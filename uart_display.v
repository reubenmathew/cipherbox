==> flow/design.v <==
module display(
	input           clk,
	input           rst_n,
	output reg[5:0] seg_sel,       
	output reg[7:0] seg_data,      
	input[7:0]      seg_data_0,
	input[7:0]      seg_data_1
);
parameter SCAN_FREQ = 200;      
parameter CLK_FREQ = 50000000;  
parameter SCAN_COUNT = CLK_FREQ /(SCAN_FREQ * 6) - 1;
reg[31:0] scan_timer;   
reg[3:0] scan_sel;      
always@(posedge clk or negedge rst_n)
begin
	if(rst_n == 1'b0)
	begin
		scan_timer <= 32'd0;
		scan_sel <= 4'd0;
	end
	else if(scan_timer >= SCAN_COUNT)
	begin
		scan_timer <= 32'd0;
		if(scan_sel == 4'd5)
			scan_sel <= 4'd0;
		else
			scan_sel <= scan_sel + 4'd1;
	end
	else
		begin
			scan_timer <= scan_timer + 32'd1;
		end
end
always@(posedge clk or negedge rst_n)
begin
	if(rst_n == 1'b0)
	begin
		seg_sel <= 6'b111111;
		seg_data <= 8'hff;
	end
	else
	begin
		case(scan_sel)
			4'd0:
			begin
				seg_sel <= 6'b11_1110;
				seg_data <= seg_data_0;
			end
			4'd1:
			begin
				seg_sel <= 6'b11_1101;
				seg_data <= seg_data_1;
			end
			default:
			begin
				seg_sel <= 6'b11_1111;
				seg_data <= 8'hff;
			end
		endcase
	end
end
endmodule
module seg_decoder
(
    input[3:0]      bin_data,
    output reg[6:0] seg_data
);
wire A,B,C,D;
assign A = bin_data[3];
assign B = bin_data[2];
assign C = bin_data[1];
assign D = bin_data[0];
always@(*)
begin
	seg_data[6] = (~A&~B&~C) | ~A&B&C&D | A&B&~C&~D;
	seg_data[5] = (~A&~B&D) | (~A&~B&C) | (~A&C&D) | (A&B&~C&D);
	seg_data[4] = (~A&D) | (~A&B&~C) | (~B&~C&D);
	seg_data[3] = (~A&~B&~C&D) | (~A&B&~C&~D) + (B&C&D) + (A&~B&C&~D);
	seg_data[2] = (~A&~B&C&~D) | (A&B&~D) | (A&B&C);
	seg_data[1] = (~A&B&~C&D) | (B&C&~D) | (A&B&~D) | (A&C&D);
	seg_data[0] = (~A&~B&~C&D) | (~A&B&~C&~D) | (A&B&~C&D) | (A&~B&C&D);
end
endmodule
module uart_display(
	input 		clk,
	input 		rst_n,
	input			rx,
	input			rx_key,
	output		tx,
	output		done,
	output 		active,
	output[5:0] seg_sel,
	output[7:0]	seg_data
);
wire activate;
wire [7:0] data, data_out;
wire [7:0] key;
uart_rx uart_rx0(
	.clk(clk),
	.rx(rx),
	.done(activate),
	.rx_data(data),
	.rx_state()
);
uart_rx uart_rx1(
	.clk(clk),
	.rx(rx_key),
	.done(),
	.rx_data(key),
	.rx_state()
);
uart_tx uart_tx0(
	.clk(clk),
	.activate(activate),
	.data(data^key),
	.active(active),
	.tx(tx),
	.done(done),
	.tx_state()
);
wire[6:0] seg_data_0;
seg_decoder seg_decoder_m0(
    .bin_data  (data[7:4]),
    .seg_data  (seg_data_0)
);
wire[6:0] seg_data_1;
seg_decoder seg_decoder_m1(
    .bin_data  (data[3:0]),
    .seg_data  (seg_data_1)
);
display seg_scan_m0(
    .clk        (clk),
    .rst_n      (rst_n),
    .seg_sel    (seg_sel),
    .seg_data   (seg_data),
    .seg_data_0 ({1'b1,seg_data_0}),
    .seg_data_1 ({1'b1,seg_data_1})  
);
endmodule
module uart_rx(
	input clk,
	input rx,
	output done,
	output [7:0] rx_data,
	output [2:0] rx_state
);
parameter IDLE = 3'd0;
parameter START = 3'd1;
parameter TRANSMIT = 3'd2;
parameter STOP = 3'd3;
parameter CLEANUP = 3'd4;
reg[2:0] state = 0; 
reg[2:0] bit_index;
reg r_done = 0;
assign done = r_done;
assign rx_state = state;
parameter CLKS_PER_BIT = 434;
reg[11:0] clk_counter = 0;
reg rx_reg = 1;
reg rx_r = 1;
reg [7:0] rx_buffer = 0;
always@(posedge clk)
begin
	rx_r <= rx;
	rx_reg <= rx_r;
end
always@(posedge clk)
begin
	case(state)
		IDLE:
		begin
			r_done <= 0;
			clk_counter <= 0;
			bit_index <= 0;
			if (rx_reg == 0)
				state <= START;
			else
				state <= IDLE;
		end
		START:
		begin
			if(clk_counter == (CLKS_PER_BIT-1)/2)
			begin
				if(rx_reg == 0)
				begin
					clk_counter <= 0;
					state <= TRANSMIT;
				end
				else
					state <= IDLE;
			end
			else
			begin
				clk_counter <= clk_counter + 1;
				state <= START;
			end
		end
		TRANSMIT:
		begin
			if(clk_counter < CLKS_PER_BIT-1)
			begin
				clk_counter <= clk_counter + 1;
				state <= TRANSMIT;
			end
			else
			begin
				clk_counter <= 0;
				rx_buffer[bit_index] <= rx_reg;
				if(bit_index < 7)
				begin
					bit_index <= bit_index + 1;
					state <= TRANSMIT;
				end
				else
				begin
					bit_index <= 0;
					state <= STOP;
				end
			end
		end
		STOP:
		begin
			if(clk_counter < CLKS_PER_BIT-1)
			begin
				clk_counter <= clk_counter + 1;
				state <= STOP;
			end
			else
			begin
				r_done <= 1;
				clk_counter <= 0;
				state <= CLEANUP;
			end
		end
		CLEANUP:
		begin
			rx_buffer <= rx_buffer ^ 8'h11;
			state <= IDLE;
			r_done <= 0;
		end
	endcase
end
assign rx_data = rx_buffer;
endmodule
module uart_tx(
	input clk,
	input activate,
	input [7:0] data,
	output reg active,
	output reg tx,
	output reg done,
	output [2:0] tx_state
);
parameter IDLE = 3'd0;
parameter START = 3'd1;
parameter TRANSMIT = 3'd2;
parameter STOP = 3'd3;
parameter CLEANUP = 3'd4;
reg[2:0] state; 
reg[2:0] bit_index;
assign tx_state = state;
reg[7:0] tx_data = 0;
parameter CLKS_PER_BIT = 434;
reg[11:0] clk_counter = 0;
always @(posedge clk)
begin
	case (state)
		IDLE:
		begin
			tx <= 1;
			done <= 0;
			bit_index <= 0;
			clk_counter <= 0;
			if(activate == 1)
			begin
				active <= 1;
				tx_data <= data;
				state <= START;
			end
			else
				state <= IDLE;
		end
		START:
		begin
			tx <= 0;
			if (clk_counter < CLKS_PER_BIT-1)
			begin
				clk_counter <= clk_counter + 1;
				state <= START;
			end
			else
			begin
				clk_counter <= 0;
				state <= TRANSMIT;
			end
		end
		TRANSMIT:
		begin
			tx <= tx_data[bit_index];
			state <= TRANSMIT;
			if (clk_counter < CLKS_PER_BIT-1)
			begin
				clk_counter <= clk_counter + 1;
				state <= TRANSMIT;
			end
			else
			begin
				clk_counter <= 0;
				if(bit_index < 7)
				begin
					bit_index <= bit_index + 1;
					state <= TRANSMIT;
				end
				else
				begin
					bit_index <= 0;
					state <= STOP;
				end	
			end
		end
		STOP:
		begin
			tx <= 1;
			if (clk_counter < CLKS_PER_BIT-1)
			begin
				clk_counter <= clk_counter + 1;
				state <= STOP;
			end
			else
			begin
				clk_counter <= 0;
				done <= 1;
				state <= CLEANUP;
				active <= 0;
			end
		end
		CLEANUP:
		begin
			done <= 1;
			state <= IDLE;
			tx_data <= 0;
		end
		default: 
			state <= IDLE;
	endcase
end
endmodule
Tool chain data of uart_display
Tool output for the design above, in the order of the flow. Line numbers count from 1 in the design file above. Library cell names are shortened. The mark n/a stands for no value.

Top: uart_display. Clock input: clk. Cell library: sky130hd. Corner: tt_025C_1v80.

Word level
Source: Yosys, flattened and elaborated, memories not mapped. Widths are those after wreduce. Registers that Yosys merges into a memory's read port (data or address) are not register bits. Print and check cells do not count.

The figure for add/sub/neg operators is 14. The figure for magnitude comparators is 7. Under equal/unequal tests stands 24. The entry for shift-type cells reads 5. The figure for multiplexer cells is 57. Bitwise gates (word level): 117. Reduce/logical cells: 37.

Operators by type and width (count): 12-bit 2-to-1 mux (7); 12-bit parallel mux with 3-bit select (2); 1-bit bitwise AND (64); 8-bit parallel mux with 2-bit select (3); 3-bit 2-to-1 mux (14); 12-bit by 1-bit adder with 12-bit output with constant B (3); 12-bit by 9-bit less-than comparator with 1-bit output with constant B (3); 1-bit OR (32); 32-bit by 1-bit adder with 32-bit output with constant B (1); 32-bit by 16-bit greater-or-equal comparator with 1-bit output with constant B (1); 32-bit 2-to-1 mux (1); 3-bit parallel mux with 5-bit select (2); 12-bit by 8-bit == test with 1-bit output with constant B (2); 12-bit parallel mux with 2-bit select (1); 8-bit 2-to-1 mux (3); 2-bit AND reduction (10); 3-bit by 2-bit == test with 1-bit output with constant B (6); 3-bit parallel mux with 2-bit select (3); 1-bit by 4-bit variable shift with 8-bit output (2); 1-bit by 4-bit variable shift with 8-bit output with constant A (2); 2-bit nonzero test (8); 8-bit bitwise AND (2); 8-bit OR (2); 8-bit inverter (2); 7-bit parallel mux with 2-bit select (1); 1-bit inverter (12); 2-bit inequality test with constant B (6); 4-bit nonzero test (3).

Other operator kinds: 27; their cells: 63.

Flip-flop bits (word level): 136. For word-level cells the number is 287.

Logic depth
Depth = most cells in a row (Yosys ltp): at word level without a register or memory, in the mapped netlist without a sequential cell, where the memories' decode and read muxes count.

Under word-level depth stands 8. For ABC_AREA the number is 1. The figure for depth in mapped cells is 10. Under depth with buffers taken out stands 9.

Netlist
Source: synth_stat.txt of the flow (Yosys; design flattened, memories mapped). It holds for the ABC_AREA given above (unset counts as 0); a run with the other value may have another netlist.

Cells by type (count): edfxtp_1 (79); dfrtp_1 (36); nand2_1 (173); nor2_1 (126); inv_1 (123); nand3_1 (89); ha_1 (19); dfstp_2 (9); xor2_1 (22); o21ai_0 (36); xnor2_1 (17); dfxtp_1 (7); nor2_4 (12); a21oi_1 (22); nand4_1 (16); nor3_1 (20); nor2_2 (8); buf_4 (5).

Not listed: further types 24, cells in them 62.

The entry for standard cells after synthesis reads 881. Under cell area after synthesis stands 7409.6 sq um. The entry for sequential area reads 3649.8 sq um. For mapped flip-flops the number is 131.

Worst setup path after synthesis
Source: OpenSTA report_checks on the synthesized netlist (no wires, ideal clock, input and output delay 20% of the period each), path of least setup slack; recovery checks are left aside. Register names are those of the netlist, which keeps one name where synthesis merged equal registers.

Path type: register to register. From: register uart_rx1.clk_counter[0]. To: register uart_rx1.clk_counter[0]. The entry for clock period reads 2760 ps. The entry for library setup time reads 385 ps. Launch time at the first pin: 0 ps. The entry for arrival time reads 1579 ps. The figure for data required time is 2375 ps. Setup slack: 796 ps. Delay of the path: 1964 ps. For stages the number is 8. The entry for buffers on the path reads 0. The figure for synthesis period reached is 1964 ps.

"delay of the path" is the arrival time less input delay plus setup time. "stages" counts driving pins, that of a launching flip-flop among them; a cell with two outputs on the path counts twice. "synthesis period reached" = period - worst setup slack (recovery checks aside). The figure is calculated, with input and output delays left at 20% of the set period. The rows between start and end are the longest chain of elaborated cells between them; the timing report does not say that the signal goes this way. Where chains are equally long, one stands for them. A line is the first line of the expression or statement that the cell stems from. Yosys adds cells for indexed reads and writes and turns some case tables into memories. At most two assigning lines are given for a register; there are more. The path ends at the enable pin of a flip-flop; only ways to that pin are counted.

Path through: edfxtp_1 inv_1 ha_1 nand2_1 nor2_1 nand4_2 nor2_1 a21oi_1. The figure for cells in the longest elaborated chain is 3. The figure for elaborated cells between the ends (all ways) is 3. RTL lines with such cells: 1.

Ends and longest elaborated chain, post-synthesis: start: declaration (RTL line 158) `reg[11:0] clk_counter = 0;`; start: assignment (RTL line 194) `clk_counter <= clk_counter + 1;`; start: assignment (RTL line 202) `clk_counter <= clk_counter + 1;`; 12-bit by 8-bit == test with 1-bit output (RTL line 182) `if(clk_counter == (CLKS_PER_BIT-1)/2)`; 3-bit inequality test; 2-bit AND reduction; end: assignment (RTL line 194); end: assignment (RTL line 202); end: declaration (RTL line 158).

Path in the finished layout
Path of least setup slack in the final report of flow run 1 (OpenROAD, finished layout, wires in). Where an end is a register, its clock arrival counts in the times. The report prints the path's times to 10 ps; the period is as set.

Path type: register to output. From: register seg_scan_m0.seg_data[4]. To: output seg_data[4]. The entry for clock period reads 4360 ps. External output delay: 870 ps. Launch time at the first pin: 410 ps. The entry for arrival time reads 1490 ps. The figure for data required time is 3490 ps. Setup slack: 2000 ps. For stages the number is 2. The entry for buffers on the path reads 1.

At most two assigning lines are given for a register; there are more.

Path through: dfstp_2 clkdlybuf4s50_1. The figure for cells in the longest elaborated chain is 0. The figure for elaborated cells between the ends (all ways) is 0. RTL lines with such cells: 0.

Ends and longest elaborated chain, post-layout: start: declaration (RTL line 5) `output reg[7:0] seg_data,`; start: assignment (RTL line 47) `seg_data <= seg_data_0;`; start: assignment (RTL line 52) `seg_data <= seg_data_1;`; end: declaration (RTL line 93) `output[7:0] seg_data`.

==> runs of uart_display <==
Measured results for uart_display: 2 stored runs of the Yosys and OpenROAD flow on sky130hd. The settings differ; the order carries no meaning. The constraints put input and output delay at 20% of the set period each and load the outputs with 0.01 pF. "achieved clock period" is the run's clock period less its worst setup slack. It is reckoned from that one timing run; input and output delays stay at 20% of the period that was set. By "critical setup path time" is meant the share of the clock period that the worst setup path is allowed (20% is reserved at inputs, 20% at outputs), minus its slack. Clock arrival times at its registers enter into it. "overall power" is the tool's figure for a default switching activity; nothing was simulated. "critical setup path time" is given in steps of 10 ps.

Files of flow run 1:
==> flow/run.sh <==
#!/bin/bash
# the make line also repeats the synthesis and layout settings of config.mk as NAME=value (left out here)
make -C /OpenROAD-flow-scripts/flow DESIGN_CONFIG=/design/flow/config.mk WORK_HOME=/design/flow/orfs CLKGATE_MAP_FILE= finish
==> flow/config.mk <==
export PLATFORM = sky130hd
export DESIGN_NAME = uart_display
export DESIGN_NICKNAME = uart_display
export VERILOG_FILES = /design/flow/design.v
export SDC_FILE = /design/flow/constraint.sdc
export NUM_CORES = 4
export LEC_CHECK = 0
export ABC_AREA = 1
export CAP_MARGIN = 20
export CELL_PAD_IN_SITES_GLOBAL_PLACEMENT = 1
export CORE_MARGIN = 5
export CORE_UTILIZATION = 52
export GPL_TIMING_DRIVEN = 0
export HOLD_SLACK_MARGIN = 0.19
export MAX_ROUTING_LAYER = met4
export MIN_ROUTING_LAYER = met2
export PLACE_DENSITY_LB_ADDON = 0.17
export SLEW_MARGIN = 35
export TNS_END_PERCENT = 45
==> flow/constraint.sdc <==
create_clock -name core_clock -period 4.36 [get_ports {clk}]
set_input_delay 0.8720 -clock core_clock [delete_from_list [all_inputs] [get_ports {clk}]]
set_output_delay 0.8720 -clock core_clock [all_outputs]
set_load 0.01 [all_outputs]

Results of flow run 1. The measured netlist area reported by Yosys is 7409.6 sq um. The die area reads 16736.6 sq um. The standard-cell area of the final layout is 8443.1 sq um. The post-route utilization is 0.606. The measured worst slack on setup checks is 2002 ps. The total negative slack on setup checks comes to 0 ps. The worst hold slack in the final report stands at 324 ps. The measured overall power is 3859 uW. The achieved clock period comes to 2358 ps. The measured critical setup path time is 1490 ps. Class of the worst setup path: register to output.

Files of flow run 2:
==> flow/run.sh <==
#!/bin/bash
# the make line also repeats the synthesis and layout settings of config.mk as NAME=value (left out here)
make -C /OpenROAD-flow-scripts/flow DESIGN_CONFIG=/design/flow/config.mk WORK_HOME=/design/flow/orfs CLKGATE_MAP_FILE= finish
==> flow/config.mk <==
export PLATFORM = sky130hd
export DESIGN_NAME = uart_display
export DESIGN_NICKNAME = uart_display
export VERILOG_FILES = /design/flow/design.v
export SDC_FILE = /design/flow/constraint.sdc
export NUM_CORES = 4
export LEC_CHECK = 0
export ABC_AREA = 0
export CAP_MARGIN = 20
export CELL_PAD_IN_SITES_DETAIL_PLACEMENT = 2
export CELL_PAD_IN_SITES_GLOBAL_PLACEMENT = 1
export CORE_MARGIN = 2
export CORE_UTILIZATION = 30
export CTS_CLUSTER_DIAMETER = 346
export GPL_ROUTABILITY_DRIVEN = 1
export PLACE_DENSITY_LB_ADDON = 0.06
export SETUP_SLACK_MARGIN = 0.35
export SLEW_MARGIN = 20
==> flow/constraint.sdc <==
create_clock -name core_clock -period 1.62 [get_ports {clk}]
set_input_delay 0.3240 -clock core_clock [delete_from_list [all_inputs] [get_ports {clk}]]
set_output_delay 0.3240 -clock core_clock [all_outputs]
set_load 0.01 [all_outputs]

Results of flow run 2. The measured netlist area reported by Yosys is 6939.2 sq um. The die area reads 24362.5 sq um. The standard-cell area of the final layout is 10857.9 sq um. The post-route utilization is 0.48. The measured worst slack on setup checks is -257 ps. The total negative slack on setup checks comes to -12064 ps. The worst hold slack in the final report stands at 344 ps. The measured overall power is 8702 uW. The achieved clock period comes to 1877 ps. The measured critical setup path time is 1880 ps. Class of the worst setup path: register to register.
