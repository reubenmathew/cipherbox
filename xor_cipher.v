==> flow/design.v <==
module xor_cipher(
	input clk,
	input activate,
	input [7:0] in,
	input [7:0] key,
	output [7:0] out,
	output reg done
);
parameter IDLE = 3'd0;
parameter ENCRYPT = 3'd1;
parameter STOP = 3'd3;
parameter CLEANUP = 3'd4;
reg [2:0] state = 0;
reg [7:0] data_out = 0;
always@(posedge clk)
begin
	case (state)
		IDLE:
		begin
			done <= 0;
			data_out <= 0;
			if(activate)
			begin
				state <= ENCRYPT;
			end 
			else
			begin
				state <= IDLE;
			end
		end
		ENCRYPT:
		begin
			done <= 0;
			data_out <= in ^ key;
			state <= STOP;
		end
		STOP:
		begin
			done <= 1;
			state <= CLEANUP;
		end
		CLEANUP:
		begin
			done <= 0;
			state <= IDLE;
		end
	endcase
end
assign out = data_out;
endmodule
# Reports on xor_cipher
# Tool output for the design above, in the order of the flow.
# Lines are those of the file above, counted from 1.
# Operators: Yosys type, input widths -> output width; for muxes data width and select width s.
# Library cell names are shortened.
# A cell with - has no value.
# design
top	xor_cipher
clock_port	clk
lib	sky130hd
pvt_corner	tt_025C_1v80

# Elaborated design
# Yosys after proc, flatten, opt, wreduce and memory -nomap, before mapping. Memory bits, and registers merged into a memory's read port (data or address), are not among the register bits. Print and check cells are not counted. Equal cells are merged and count once.
# op_classes
n_eq	3
muxes	4
n_logic	1
n_reduce_logical	5
# op_table
op	count
$pmux 8 s2	1
$pmux 3 s4	1
$xor 8x8->8	1
$reduce_bool 2->1	2
$reduce_bool 4->1	1
$eq 3x1->1 const B	1
$eq 3x2->1 const B	1
$eq 3x3->1 const B	1
$logic_not 3->1	1
$reduce_or 3->1	1
$pmux 1 s2	1
$mux 1	1
# bits
ff_bits	12
in_bits	18

# Depth
# Yosys ltp: most cells in a row. Word level: on the elaborated netlist, between registers, memories and ports. Mapped: between sequential cells and ports; inverters and the memories' decode and read muxes count.
# logic_depth
word_depth	3
abc_area	0
mapped_depth	3
depth_no_buf	2

# Netlist
# The flow's flattened synthesis, as Yosys stat reports it; memories are mapped. The netlist is that of the ABC_AREA named above (0 if unset); the other value can give another one.
# by_type
type	count
edfxtp_1	12
xnor2_1	8
nor2_1	10
buf_6	1
and3b_2	1
mux2i_1	1
a21o_2	1
or3b_1	1
a211oi_1	1
o21ai_0	1
inv_1	1
# mapped
stdcells	38
yosys_area_um2	533.0
sequential_area_um2	360.3
ff_cells	12
buf_cells	1

# Timing after synthesis
# Source: OpenSTA report_checks on the synthesized netlist (no wires, ideal clock, input and output delay 20% of the period each), path of least setup slack; recovery checks are left aside. Register names are those of the netlist, which keeps one name where synthesis merged equal registers.
# synth_timing
kind	register to register
start	register state[2]
end	register data_out[0]
period_ns	2.12
launch_ns	0.000
arrival_time_ns	0.826
required_time_ns	1.750
path_slack_ns	0.924
path_delay_ns	1.196
stages	2
path_buffers	0
period_less_setup_slack_ns	1.196
# "path_delay_ns" = arrival - input delay + setup time.
# "stages" counts driving pins, that of a launching flip-flop among them; a cell with two outputs on the path counts twice.
# "period_less_setup_slack_ns" = period - worst setup slack (recovery checks aside). The figure is calculated, with input and output delays left at 20% of the set period.
# The rows between start and end are the longest chain of elaborated cells between them; the timing report does not say that the signal goes this way. Where chains are equally long, one stands for them.
# A line is the first line of the expression or statement that the cell stems from. Yosys adds cells for indexed reads and writes and turns some case tables into memories.
# At most two assigning lines are given for a register; there are more.
# The path ends at the enable pin of a flip-flop; only ways to that pin are counted.
# synth_between
path_cell_list	edfxtp_1 > nor2_1
elab_chain_cells	2
cells_between	3
classes_between	eq/ne: 1; reduce/logical: 2
# synth_rtl
item	line_no	text
start: declaration	13	reg [2:0] state = 0;
start: assignment	24	state <= ENCRYPT;
start: assignment	28	state <= IDLE;
$eq 3x1->1	17	case (state)
$reduce_bool 2->1	-
end: assignment	21	data_out <= 0;
end: assignment	34	data_out <= in ^ key;
end: declaration	14	reg [7:0] data_out = 0;

# Timing after layout
# Path of least setup slack in the final report of run A (OpenROAD, finished layout, wires in). Where an end is a register, its clock arrival counts in the times.
# layout_timing
kind	register to register
start	register state[0]
end	register state[1]
period_ns	1.21
launch_ns	0.26
arrival_time_ns	1.17
required_time_ns	1.20
path_slack_ns	0.03
stages	4
path_buffers	2
# The rows between start and end are the longest chain of elaborated cells between them; the timing report does not say that the signal goes this way. Where chains are equally long, one stands for them.
# At most two assigning lines are given for a register; there are more.
# The path ends at the enable pin of a flip-flop; only ways to that pin are counted.
# layout_between
path_cell_list	edfxtp_1 > buf_6 > mux2i_1 > buf_4
elab_chain_cells	2
cells_between	5
classes_between	eq/ne: 3; reduce/logical: 2
# layout_rtl
item	line_no	text
start: declaration	13	reg [2:0] state = 0;
start: assignment	24	state <= ENCRYPT;
start: assignment	28	state <= IDLE;
$eq 3x3->1	17	case (state)
$reduce_bool 4->1	-
end: assignment	24
end: assignment	28
end: declaration	13

Hand-over note for xor_cipher

Below are 2 stored runs of the flow (Yosys, OpenROAD; platform sky130hd) on xor_cipher, each with its settings and what was measured, unordered. Constraints: input delay and output delay 20% of the set period each, output load 0.01 pF.
"achievedPeriod_ns": clock period set for the run, less the worst setup slack. It is reckoned from that one timing run; input and output delays stay at 20% of the period that was set.
"critical_path_time_ns" is the time allowed to the run's worst setup path (the clock period less input and output delay, where it has them) less its slack. Clock arrival times count: a late capture clock shortens it, a late launch clock lengthens it.

Run A, flow files:
==> flow/run.sh <==
#!/bin/bash
# the make line also repeats the synthesis and layout settings of config.mk as NAME=value (left out here)
make -C /OpenROAD-flow-scripts/flow DESIGN_CONFIG=/design/flow/config.mk WORK_HOME=/design/flow/orfs CLKGATE_MAP_FILE= finish
==> flow/config.mk <==
export PLATFORM = sky130hd
export DESIGN_NAME = xor_cipher
export DESIGN_NICKNAME = xor_cipher
export VERILOG_FILES = /design/flow/design.v
export SDC_FILE = /design/flow/constraint.sdc
export NUM_CORES = 4
export LEC_CHECK = 0
export CAP_MARGIN = 20
export CORE_MARGIN = 2
export CORE_UTILIZATION = 40
export SETUP_SLACK_MARGIN = 0.17
export SLEW_MARGIN = 20
==> flow/constraint.sdc <==
create_clock -name core_clock -period 1.21 [get_ports {clk}]
set_input_delay 0.2420 -clock core_clock [delete_from_list [all_inputs] [get_ports {clk}]]
set_output_delay 0.2420 -clock core_clock [all_outputs]
set_load 0.01 [all_outputs]

==> results of run A, as CSV <==
result,value
post_route_stdcell_area_um2,879.6
achievedPeriod_ns,1.183
timing.setup.ws_ns,0.027
synth_chip_area_um2,533.0
die_footprint_um2,1640.7
critical_path_time_ns,1.18
timing.worst_path_kind,"register to register"
layout_utilization_pct,69.3

Run B, flow files:
==> flow/run.sh <==
#!/bin/bash
# the make line also repeats the synthesis and layout settings of config.mk as NAME=value (left out here)
make -C /OpenROAD-flow-scripts/flow DESIGN_CONFIG=/design/flow/config.mk WORK_HOME=/design/flow/orfs CLKGATE_MAP_FILE= finish
==> flow/config.mk <==
export PLATFORM = sky130hd
export DESIGN_NAME = xor_cipher
export DESIGN_NICKNAME = xor_cipher
export VERILOG_FILES = /design/flow/design.v
export SDC_FILE = /design/flow/constraint.sdc
export NUM_CORES = 4
export LEC_CHECK = 0
export CAP_MARGIN = 20
export CELL_PAD_IN_SITES_DETAIL_PLACEMENT = 1
export CELL_PAD_IN_SITES_GLOBAL_PLACEMENT = 2
export CORE_ASPECT_RATIO = 1.18
export CORE_MARGIN = 2
export CORE_UTILIZATION = 65
export GPL_TIMING_DRIVEN = 0
export PLACE_DENSITY_LB_ADDON = 0.08
export SLEW_MARGIN = 20
export TNS_END_PERCENT = 55
==> flow/constraint.sdc <==
create_clock -name core_clock -period 1.49 [get_ports {clk}]
set_input_delay 0.2980 -clock core_clock [delete_from_list [all_inputs] [get_ports {clk}]]
set_output_delay 0.2980 -clock core_clock [all_outputs]
set_load 0.01 [all_outputs]

Run B: incomplete, floorplanning halted on PDN-0185

End of note.
